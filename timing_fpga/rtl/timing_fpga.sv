==> flow/design.v <==
module timing_fpga #(
  parameter ClocksPerSecond = 19200000,
  parameter PpsPulseWidth =   1920,  
  parameter SlowClockPeriod = 1920   
)
(
  input logic clk_tf,
  input logic tf_reset_l,
  input logic pps_raw_logic,
  output logic uc_slow_clock,
  output logic uc_pps_next,
  output logic uc_stop_next,
  output logic uc_stop_done,
  output logic tos_mark_ddc,
  output logic tdc_stop_next,
  output logic pps_clean_next
);
localparam SlowClocksPerSecond = ClocksPerSecond/SlowClockPeriod;
logic rst_l;
logic rst_p1, rst_p0;
always_ff @(posedge clk_tf or negedge tf_reset_l) begin
  if(!tf_reset_l) begin
    rst_p1 <= 1'b0;
    rst_p0 <= 1'b0;
  end
  else begin
    rst_p1 <= 1'b1;
    rst_p0 <= rst_p1;
  end
end
assign rst_l = rst_p0;
logic [$clog2(SlowClockPeriod)-1:0] slow_clock_count;
logic slow_clock_rise_next, slow_clock_fall_next, slow_clock_next;
always_ff @(posedge clk_tf or negedge rst_l) begin
  if(!rst_l) begin
    slow_clock_rise_next <= 1'b0;
    slow_clock_fall_next <= 1'b0;
    slow_clock_next <= 1'b1;
  end
  else begin
    slow_clock_rise_next <= (slow_clock_count == SlowClockPeriod-2);
    slow_clock_fall_next <= (slow_clock_count == (SlowClockPeriod/2)-2);
    slow_clock_next <= (slow_clock_count < (SlowClockPeriod/2)-2 || slow_clock_count == SlowClockPeriod-2 || slow_clock_count == SlowClockPeriod-1);
  end
end
always_ff @(posedge clk_tf or negedge rst_l) begin
  if(!rst_l) begin
    slow_clock_count <= '0;
  end
  else if (slow_clock_rise_next || pps_rise_next) begin
    slow_clock_count <= '0;
  end
  else begin
    slow_clock_count <= slow_clock_count + 1'b1;
  end
end
logic [$clog2(ClocksPerSecond)-1:0] pps_count;
logic pps_rise_next, pps_pulse_next;
always_ff @(posedge clk_tf or negedge rst_l) begin
  if(!rst_l) begin
    pps_rise_next <= 1'b0;
    pps_pulse_next <= 1'b1;
  end
  else begin
    pps_rise_next <= (pps_count == ClocksPerSecond-2);
    pps_pulse_next <= (pps_count < PpsPulseWidth-2 || pps_count == ClocksPerSecond-2 || pps_count == ClocksPerSecond-1);
  end
end
always_ff @(posedge clk_tf or negedge rst_l) begin
  if(!rst_l) begin
    pps_count <= '0;
  end
  else if (pps_rise_next) begin
    pps_count <= '0;
  end
  else begin
    pps_count <= pps_count + 1'b1;
  end
end
assign tos_mark_ddc = pps_rise_next;  
assign pps_clean_next = pps_pulse_next;  
logic pps_raw_d1, pps_raw_d2, pps_raw_d3;
logic pps_raw_rise;
assign pps_raw_rise = (pps_raw_d2 && !pps_raw_d3);
always @(posedge clk_tf or negedge rst_l) begin
  if(!rst_l) begin
    pps_raw_d1 <= 1'b0;
    pps_raw_d2 <= 1'b0;
    pps_raw_d3 <= 1'b0;
  end
  else begin
    pps_raw_d1 <= pps_raw_logic;
    pps_raw_d2 <= pps_raw_d1;
    pps_raw_d3 <= pps_raw_d2;
  end
end
enum logic [1:0] {
  S_idle = 2'h0,
  S_arm = 2'h1,
  S_stop = 2'h2
} stop_state, stop_state_next;
always_comb begin
  stop_state_next = stop_state;
  case (stop_state)
    S_idle: begin
      if(pps_raw_rise) begin
        stop_state_next = S_arm;
      end
    end
    S_arm: begin
      if(slow_clock_rise_next) begin
        stop_state_next = S_stop;
      end
    end
    S_stop: begin
      if(slow_clock_fall_next) begin
        stop_state_next = S_idle;
      end
    end
  endcase
end
always_ff @(posedge clk_tf or negedge rst_l) begin
  if(!rst_l) begin
    stop_state <= S_idle;
  end
  else begin
    stop_state <= stop_state_next;
  end
end
assign tdc_stop_next = (stop_state_next == S_stop);
logic int_uc_slow_clock_pre;
always_ff @(posedge clk_tf or negedge rst_l) begin
  if(!rst_l) begin
    int_uc_slow_clock_pre <= 1'b1;
    uc_slow_clock <= 1'b0;
  end
  else begin
    int_uc_slow_clock_pre <= slow_clock_next;
    uc_slow_clock <= int_uc_slow_clock_pre;
  end
end
always @(posedge clk_tf) begin
  if(!rst_l) begin
    uc_pps_next <= 1'b1;
    uc_stop_next <= 1'b0;
    uc_stop_done <= 1'b0;
  end
  else if(slow_clock_rise_next) begin
    uc_pps_next <= pps_rise_next;
    uc_stop_next <= (stop_state_next == S_stop);
    uc_stop_done <= uc_stop_next;  
  end
end
endmodule
**Step by step through the tools: timing_fpga**

What the tools print for timing_fpga, step after step.
Lines are those of the file above, counted from 1.
Operators: Yosys type, input widths -> output width; for muxes data width and select width s.
The mark -- stands for no value.

- Design top: timing_fpga
- Clock input: clk_tf
- Library: sky130hd
- Timing corner: tt_025C_1v80

**Word-level counts**

Counts by Yosys on the flattened word-level netlist (proc, flatten, opt, wreduce; memories kept). Register bits leave out memories and registers merged into their read ports (data or address); mux counts leave out enables and synchronous resets folded into registers. Print and check cells are left out. Cells with the same type and inputs are merged into one.

- Cells after elaboration: 44
- Output and inout bits: 7
- Input bits: 3
- Register bits after elaboration: 53

- Mux-type cells: 6
- $lt $le $gt $ge: 2
- Reductions and logical operators: 8
- $add $sub $neg: 2
- Eq/ne operators: 8

Operators with widths:

| operator | count |
|---|---|
| $eq 25x25->1 const B | 2 |
| $add 25x1->25 const B | 1 |
| $lt 25x11->1 const B | 1 |
| $mux 25 | 1 |
| $eq 11x11->1 const B | 2 |
| $add 11x1->11 const B | 1 |
| $lt 11x10->1 const B | 1 |
| $eq 11x10->1 const B | 1 |
| $mux 11 | 1 |
| $pmux 2 s3 | 1 |
| $mux 2 | 3 |
| $logic_or 1x1->1 | 5 |
| $eq 2x2->1 const B | 2 |
| $eq 2x1->1 const B | 1 |
| $logic_not 2->1 | 1 |
| $logic_and 1x1->1 | 1 |
| $logic_not 1->1 | 1 |

**Logic depth**

Longest topological path by Yosys (ltp), each cell counted once; first at word level (registers and memories cut), then after technology mapping (sequential cells cut; the memories' decode and read muxes count).

- Word-level depth: 5
- ABC_AREA: 1
- Depth in mapped cells: 9
- Mapped depth without buffers: 9

**Mapped cells and area**

Source: synth_stat.txt of the flow (Yosys; design flattened, memories mapped). It holds for the ABC_AREA given above (unset counts as 0); a run with the other value may have another netlist.

- Synthesis area: 2,756.4 µm²
- Sequential area: 1,341.3 µm²
- Buffer cells: 2
- Standard cells after synthesis: 356
- Mapped flip-flops: 54

Cell types:

| cell | count | area in all (µm²) |
|---|---|---|
| sky130_fd_sc_hd__dfrtp_1 | 47 | 1.18E+03 |
| sky130_fd_sc_hd__nand2_1 | 80 | 300.288 |
| sky130_fd_sc_hd__nor2_1 | 72 | 270.259 |
| sky130_fd_sc_hd__inv_1 | 42 | 157.651 |
| sky130_fd_sc_hd__nand3_1 | 25 | 125.12 |
| sky130_fd_sc_hd__dfstp_2 | 4 | 105.101 |
| sky130_fd_sc_hd__a21oi_1 | 14 | 70.067 |
| sky130_fd_sc_hd__dfxtp_1 | 3 | 60.058 |
| sky130_fd_sc_hd__nor2_2 | 9 | 56.304 |
| sky130_fd_sc_hd__nor2_4 | 5 | 56.304 |
| sky130_fd_sc_hd__ha_1 | 4 | 50.048 |
| sky130_fd_sc_hd__o21ai_0 | 9 | 45.043 |
| sky130_fd_sc_hd__nand2_2 | 6 | 37.536 |
| sky130_fd_sc_hd__xor2_1 | 4 | 35.034 |
| sky130_fd_sc_hd__xnor2_1 | 3 | 26.275 |
| sky130_fd_sc_hd__nand4_1 | 4 | 25.024 |
| sky130_fd_sc_hd__nor3_1 | 5 | 25.024 |
| sky130_fd_sc_hd__and3_1 | 2 | 12.512 |

Other cell types: 16; their cells: 18.

**Timing after synthesis**

Source: OpenSTA report_checks on the synthesized netlist (no wires, ideal clock, input and output delay 20% of the period each), path of least setup slack; recovery checks are left aside. Register names are those of the netlist, which keeps one name where synthesis merged equal registers.

- Path type: reg2reg
- Start: register rst_p0
- End: register uc_stop_next
- Required time: 2.985 ns
- Stages: 3
- Delay of the path: 1.834 ns
- Period: 3.06 ns
- Arrival time: 1.759 ns
- Path buffers: 0
- Slack: 1.226 ns
- Setup time: 0.075 ns
- Launch time at the first pin: 0.000 ns
- Synthesis period reached: 1.834 ns

"delay of the path" is the arrival time less input delay plus setup time.
"stages" counts driving pins, that of a launching flip-flop among them; a cell with two outputs on the path counts twice.
"synthesis period reached" is the clock period less the worst setup slack; recovery checks do not enter. This is arithmetic on one report: input and output delays are still those of the set period (20% each).

- Cell sequence: sky130_fd_sc_hd__dfrtp_1 sky130_fd_sc_hd__o21ai_0 sky130_fd_sc_hd__a21oi_1

Ends and longest elaborated chain, after synthesis:

| what | line | source |
|---|---|---|
| from (decl) | 20 | `logic rst_p1, rst_p0;` |
| from (assign) | 24 | `rst_p0 <= 1'b0;` |
| from (assign) | 28 | `rst_p0 <= rst_p1;` |
| to (assign) | 145 | `uc_stop_next <= 1'b0;` |
| to (assign) | 150 | `uc_stop_next <= (stop_state_next == S_stop);` |
| to (decl) | 12 | `output logic uc_stop_next,` |

Chain of elaborated cells between the ends: none given.

**Worst path after layout**

Path of least setup slack in the final report of record 1 (OpenROAD, finished layout, wires in). Where an end is a register, its clock arrival counts in the times.

- Path type: reg2out
- Start: register stop_state
- End: output port tdc_stop_next
- External output delay: 0.52 ns
- Arrival time: 1.67 ns
- Slack: 0.42 ns
- Period: 2.62 ns
- Launch time at the first pin: 0.29 ns
- Required time: 2.10 ns
- Stages: 7
- Path buffers: 1

Where an end lacks its bit number, it is one bit of the signal, or one of the new flip-flops if synthesis recoded a state register.

- Cell sequence: sky130_fd_sc_hd__dfstp_2 sky130_fd_sc_hd__inv_1 sky130_fd_sc_hd__o22ai_1 sky130_fd_sc_hd__inv_1 sky130_fd_sc_hd__nand2_1 sky130_fd_sc_hd__inv_1 sky130_fd_sc_hd__clkdlybuf4s50_1

Ends and longest elaborated chain, post-layout:

| what | line | source |
|---|---|---|
| from (decl) | 101 | `} stop_state, stop_state_next;` |
| from (assign) | 124 | `stop_state <= S_idle;` |
| from (assign) | 127 | `stop_state <= stop_state_next;` |
| to (decl) | 15 | `output logic tdc_stop_next,` |

Chain of elaborated cells between the ends: none given.
Nets of the timed path that keep an RTL name, with a line that drives or declares them; the list need not be complete.

Named nets, post-layout:

| net | line | source |
|---|---|---|
| stop_state_next[0] | 104 | `case (stop_state)` |

# Flow runs of timing_fpga

timing_fpga through Yosys and OpenROAD on sky130hd: 2 stored runs, unordered, with their settings and measured results. The constraints put input and output delay at 20% of the set period each and load the outputs with 0.01 pF.
"reached clock period": clock period set for the run, less the worst setup slack. It is reckoned from that one timing run; input and output delays stay at 20% of the period that was set.
"power" rests on the timing tool's default activity at the inputs, not on a simulated workload.

### Record 1

==> flow/run.sh <==
#!/bin/bash
# the make line also repeats the synthesis and layout settings of config.mk as NAME=value (left out here)
make -C /OpenROAD-flow-scripts/flow DESIGN_CONFIG=/design/flow/config.mk WORK_HOME=/design/flow/orfs CLKGATE_MAP_FILE= finish
==> flow/config.mk <==
export PLATFORM = sky130hd
export DESIGN_NAME = timing_fpga
export DESIGN_NICKNAME = timing_fpga
export VERILOG_FILES = /design/flow/design.v
export SDC_FILE = /design/flow/constraint.sdc
export NUM_CORES = 4
export LEC_CHECK = 0
export ABC_AREA = 1
export CAP_MARGIN = 10
export CELL_PAD_IN_SITES_GLOBAL_PLACEMENT = 0
export CORE_ASPECT_RATIO = 0.73
export CORE_MARGIN = 6
export CORE_UTILIZATION = 57
export CTS_CLUSTER_DIAMETER = 308
export CTS_CLUSTER_SIZE = 78
export GPL_TIMING_DRIVEN = 1
export HOLD_SLACK_MARGIN = 0.23
export PLACE_DENSITY_LB_ADDON = 0.09
export SLEW_MARGIN = 10
==> flow/constraint.sdc <==
create_clock -name core_clock -period 2.62 [get_ports {clk_tf}]
set_input_delay 0.5240 -clock core_clock [delete_from_list [all_inputs] [get_ports {clk_tf}]]
set_output_delay 0.5240 -clock core_clock [all_outputs]
set_load 0.01 [all_outputs]

Results of record 1:
- Synthesis area: 2,756.4 µm²
- Die outline area: 6,669.4 µm²
- Post-route utilization: 65.4 %
- Worst setup slack after layout: 0.422 ns
- Total negative slack on setup checks: 0.000 ns
- Power: 0.001291 W
- Reached clock period: 2.198 ns

### Record 2

==> flow/run.sh <==
#!/bin/bash
# the make line also repeats the synthesis and layout settings of config.mk as NAME=value (left out here)
make -C /OpenROAD-flow-scripts/flow DESIGN_CONFIG=/design/flow/config.mk WORK_HOME=/design/flow/orfs CLKGATE_MAP_FILE= finish
==> flow/config.mk <==
export PLATFORM = sky130hd
export DESIGN_NAME = timing_fpga
export DESIGN_NICKNAME = timing_fpga
export VERILOG_FILES = /design/flow/design.v
export SDC_FILE = /design/flow/constraint.sdc
export NUM_CORES = 4
export LEC_CHECK = 0
export CAP_MARGIN = 20
export CORE_MARGIN = 2
export CORE_UTILIZATION = 40
export SLEW_MARGIN = 20
==> flow/constraint.sdc <==
create_clock -name core_clock -period 2.2 [get_ports {clk_tf}]
set_input_delay 0.4400 -clock core_clock [delete_from_list [all_inputs] [get_ports {clk_tf}]]
set_output_delay 0.4400 -clock core_clock [all_outputs]
set_load 0.01 [all_outputs]

Results of record 2:
- Synthesis area: 2,507.4 µm²
- Die outline area: 6,918.1 µm²
- Post-route utilization: 46.7 %
- Worst setup slack after layout: 0.250 ns
- Total negative slack on setup checks: 0.000 ns
- Power: 0.001612 W
- Reached clock period: 1.950 ns
